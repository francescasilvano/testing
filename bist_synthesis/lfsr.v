==> flow/design.v <==
module lfsr
#(
    parameter N = 120,
    parameter SEED = 1
)
(
    input wire clk, reset, enable,
    output wire [N:0] q
);
reg [N:0] r_reg;
wire [N:0] r_next;
wire feedback_value;
always @(posedge clk, posedge reset)
begin 
	if (reset)
			r_reg <= SEED;
	else if (enable)
		    r_reg <= r_next;
end
generate
case (N)
3:
	assign feedback_value = r_reg[3] ~^ r_reg[2] ~^ r_reg[0];
4:	assign feedback_value = r_reg[4] ~^ r_reg[3] ~^ r_reg[0];
5:   
	assign feedback_value = r_reg[5] ~^ r_reg[3] ~^ r_reg[0];
9:	assign feedback_value = r_reg[9] ~^ r_reg[5] ~^ r_reg[0];
10: assign feedback_value = r_reg[10] ~^ r_reg[7] ~^ r_reg[0];
16: assign feedback_value = r_reg[16] ~^ r_reg[15] ~^ r_reg[13] ~^ r_reg[4] ~^ r_reg[0];
50: assign feedback_value = r_reg[50] ~^ r_reg[49] ~^ r_reg[24] ~^ r_reg[23] ~^ r_reg[0];
100: assign feedback_value = r_reg[100] ~^ r_reg[63] ~^ r_reg[0];
114: assign feedback_value= r_reg[114] ~^ r_reg[113] ~^ r_reg[33] ~^ r_reg[32] ~^ r_reg[0];
120: assign feedback_value = r_reg[120] ~^ r_reg[113] ~^ r_reg[9] ~^ r_reg[2] ~^ r_reg[0];
150: assign feedback_value = r_reg[150] ~^ r_reg[97] ~^ r_reg[0];
300: assign feedback_value = r_reg[7] ~^ r_reg[0];
default: 
	begin
		 initial
			$display("Missing N=%d in the LFSR code, please implement it!", N);
	end
endcase
endgenerate
assign r_next = {feedback_value, r_reg[N:1]};
assign q = r_reg;
endmodule
# == Reports on lfsr ==
# The steps from the RTL of lfsr to its reports follow in flow order.
# Line numbers count from 1 in the design file above.
# Library cell names are shortened.
# Not given: n/a
# setup
top,lfsr
clk_port,clk
lib,sky130hd
lib_corner,tt_025C_1v80

# == After elaboration ==
# Counts by Yosys on the flattened word-level netlist (proc, flatten, opt, wreduce; memories kept). Register bits leave out memories and registers merged into their read ports (data or address); mux counts leave out enables and synchronous resets folded into registers. Print and check cells are left out. Cells with the same type and inputs are merged into one.
# bits
elab_cells,5
latchBits,0
memories,0
ram_bits,0
rom_bits,0
in_bits,3
clocked_rd_ports_x_width,0
ff_bits,121
# classes
cmp,0
eq_ne,0
mul,0
n_shift,0
n_div,0
addsub,0
reduce_and_logical,0
n_logic,4
mux,0
# op_table
operator,count
bitwise XNOR 1 bit,4

# == Longest topological paths ==
# Longest topological path by Yosys (ltp), each cell counted once; first at word level (registers and memories cut), then after technology mapping (sequential cells cut; the memories' decode and read muxes count).
# logic_depth
depth_word,4
ABC_AREA,0
depth_mapped,4
ltp_nobuf,4

# == After synthesis ==
# Yosys stat after the flow's synthesis: flattened, memories mapped to cells. It holds for the ABC_AREA given above (unset counts as 0); a run with the other value may have another netlist.
# Totals and module areas in this step are rounded.
# mapped
ffs,121
synth_area_um2,4500
n_buf,13
seq_area_um2,3000
stdcells,260
# by_type
cell_type,count
dfrtp_1,120
mux2_2,120
buf_6,9
dfstp_2,1
xnor2_1,3
buf_2,3
xor2_1,1
buf_4,1
inv_1,1
nand2_1,1

# == Timing after synthesis ==
# OpenSTA on the mapped netlist: ideal clock, no wires. The path of least setup slack (recovery checks aside). Input and output delay are each 20% of the period. Register names are those of the netlist, which keeps one name where synthesis merged equal registers.
# synth_timing
path_kind,input to register
from,input enable
to,register r_reg[100]
tclk_ns,1.81
arrival_ns,1.004
setup_slack_ns,0.682
stages,3
launch_ns,0.362
required_time_ns,1.685
delay_ns,0.767
period_less_setup_slack_ns,1.128
# "delay_ns" is the arrival time less input delay plus setup time.
# "stages": output pins that drive a net of the path, with the launching flip-flop's if there is one; two outputs of one cell count as two.
# "period_less_setup_slack_ns" is the clock period less the worst setup slack; recovery checks do not enter. This is arithmetic on one report: input and output delays are still those of the set period (20% each).
# synth_between
path_cell_list,buf_4 buf_6 mux2_2
elab_chain_cells,0
# synth_lines
item,line_no,rtl
"start, declared",7,"input wire clk, reset, enable,"
"end, assigned",16,r_reg <= SEED;
"end, assigned",18,r_reg <= r_next;
"end, declared",10,reg [N:0] r_reg;

# == Worst path after layout ==
# From the final timing report of run 1: the path of least setup slack in the routed layout; clock arrival at registers is part of the times.
# layout_timing
path_kind,register to register
from,register r_reg[0]
to,register r_reg[120]
tclk_ns,0.91
launch_ns,0.40
arrival_ns,1.52
setup_slack_ns,-0.33
stages,6
required_time_ns,1.19
# Between the ends stands the longest chain of elaborated cells between them, by number of cells; it is not shown to be the way that was timed. Of several equally long chains one is given.
# A line is the first line of the expression or statement that the cell stems from. Yosys adds cells for indexed reads and writes and turns some case tables into memories.
# layout_between
path_cell_list,dfstp_2 buf_6 xnor2_4 xnor2_2 nand2_1 xnor2_1
elab_chain_cells,1
# layout_lines
item,line_no,rtl
"start, declared",10,reg [N:0] r_reg;
"start, assigned",16,r_reg <= SEED;
"start, assigned",18,r_reg <= r_next;
bitwise XNOR 1 bit,33,120: assign feedback_value = r_reg[120] ~^ r_reg[113] ~^ r_reg[9] ~^ r_reg[2] ~^ r_reg[0];
"end, assigned",16,
"end, assigned",18,
"end, declared",10,

# Measured data: module lfsr, platform sky130hd, 2 stored runs of the flow under differing settings, order arbitrary. Input and output delays are each 20% of the period that was set; the output load is 0.01 pF.
# "timing.achieved_period_ns" = clock period - worst setup slack. The figure is calculated, with input and output delays left at 20% of the set period.
# By "worst_path_ns" is meant the share of the clock period that the worst setup path is allowed (20% is reserved at inputs, 20% at outputs), minus its slack. Clock arrival times at its registers enter into it.
# "power.total_uw": no workload was simulated; the value follows from the tool's default switching activity.
# The results are shown rounded.
# Settings: -- = not set for that run.
# A result given as -- is not shown for that run.
name,run 1,run 2
period_ns,0.91,1.55
CAP_MARGIN,20,40
CORE_MARGIN,2,2
CORE_UTILIZATION,40,63
SLEW_MARGIN,20,20
SETUP_SLACK_MARGIN,--,0.38
PLACE_DENSITY_LB_ADDON,--,0.02
CELL_PAD_IN_SITES_GLOBAL_PLACEMENT,--,1
TNS_END_PERCENT,--,95
ABC_AREA,--,1
GPL_TIMING_DRIVEN,--,0
GPL_ROUTABILITY_DRIVEN,--,0
CTS_CLUSTER_SIZE,--,70
utilization_pct,68,--
layout_stdcell_area_um2,7500,--
yosys_chip_area_um2,4500,--
worst_path_ns,1.24,--
worst_setup_path_type,register to register,--
timing.achieved_period_ns,1.237,--
final_die_area_um2,12000,--
power.total_uw,13000,--
setupTns_ns,-28,--
fin_ws_ns,-0.33,--
# Run 2: no results, placement failed with FLW-0024
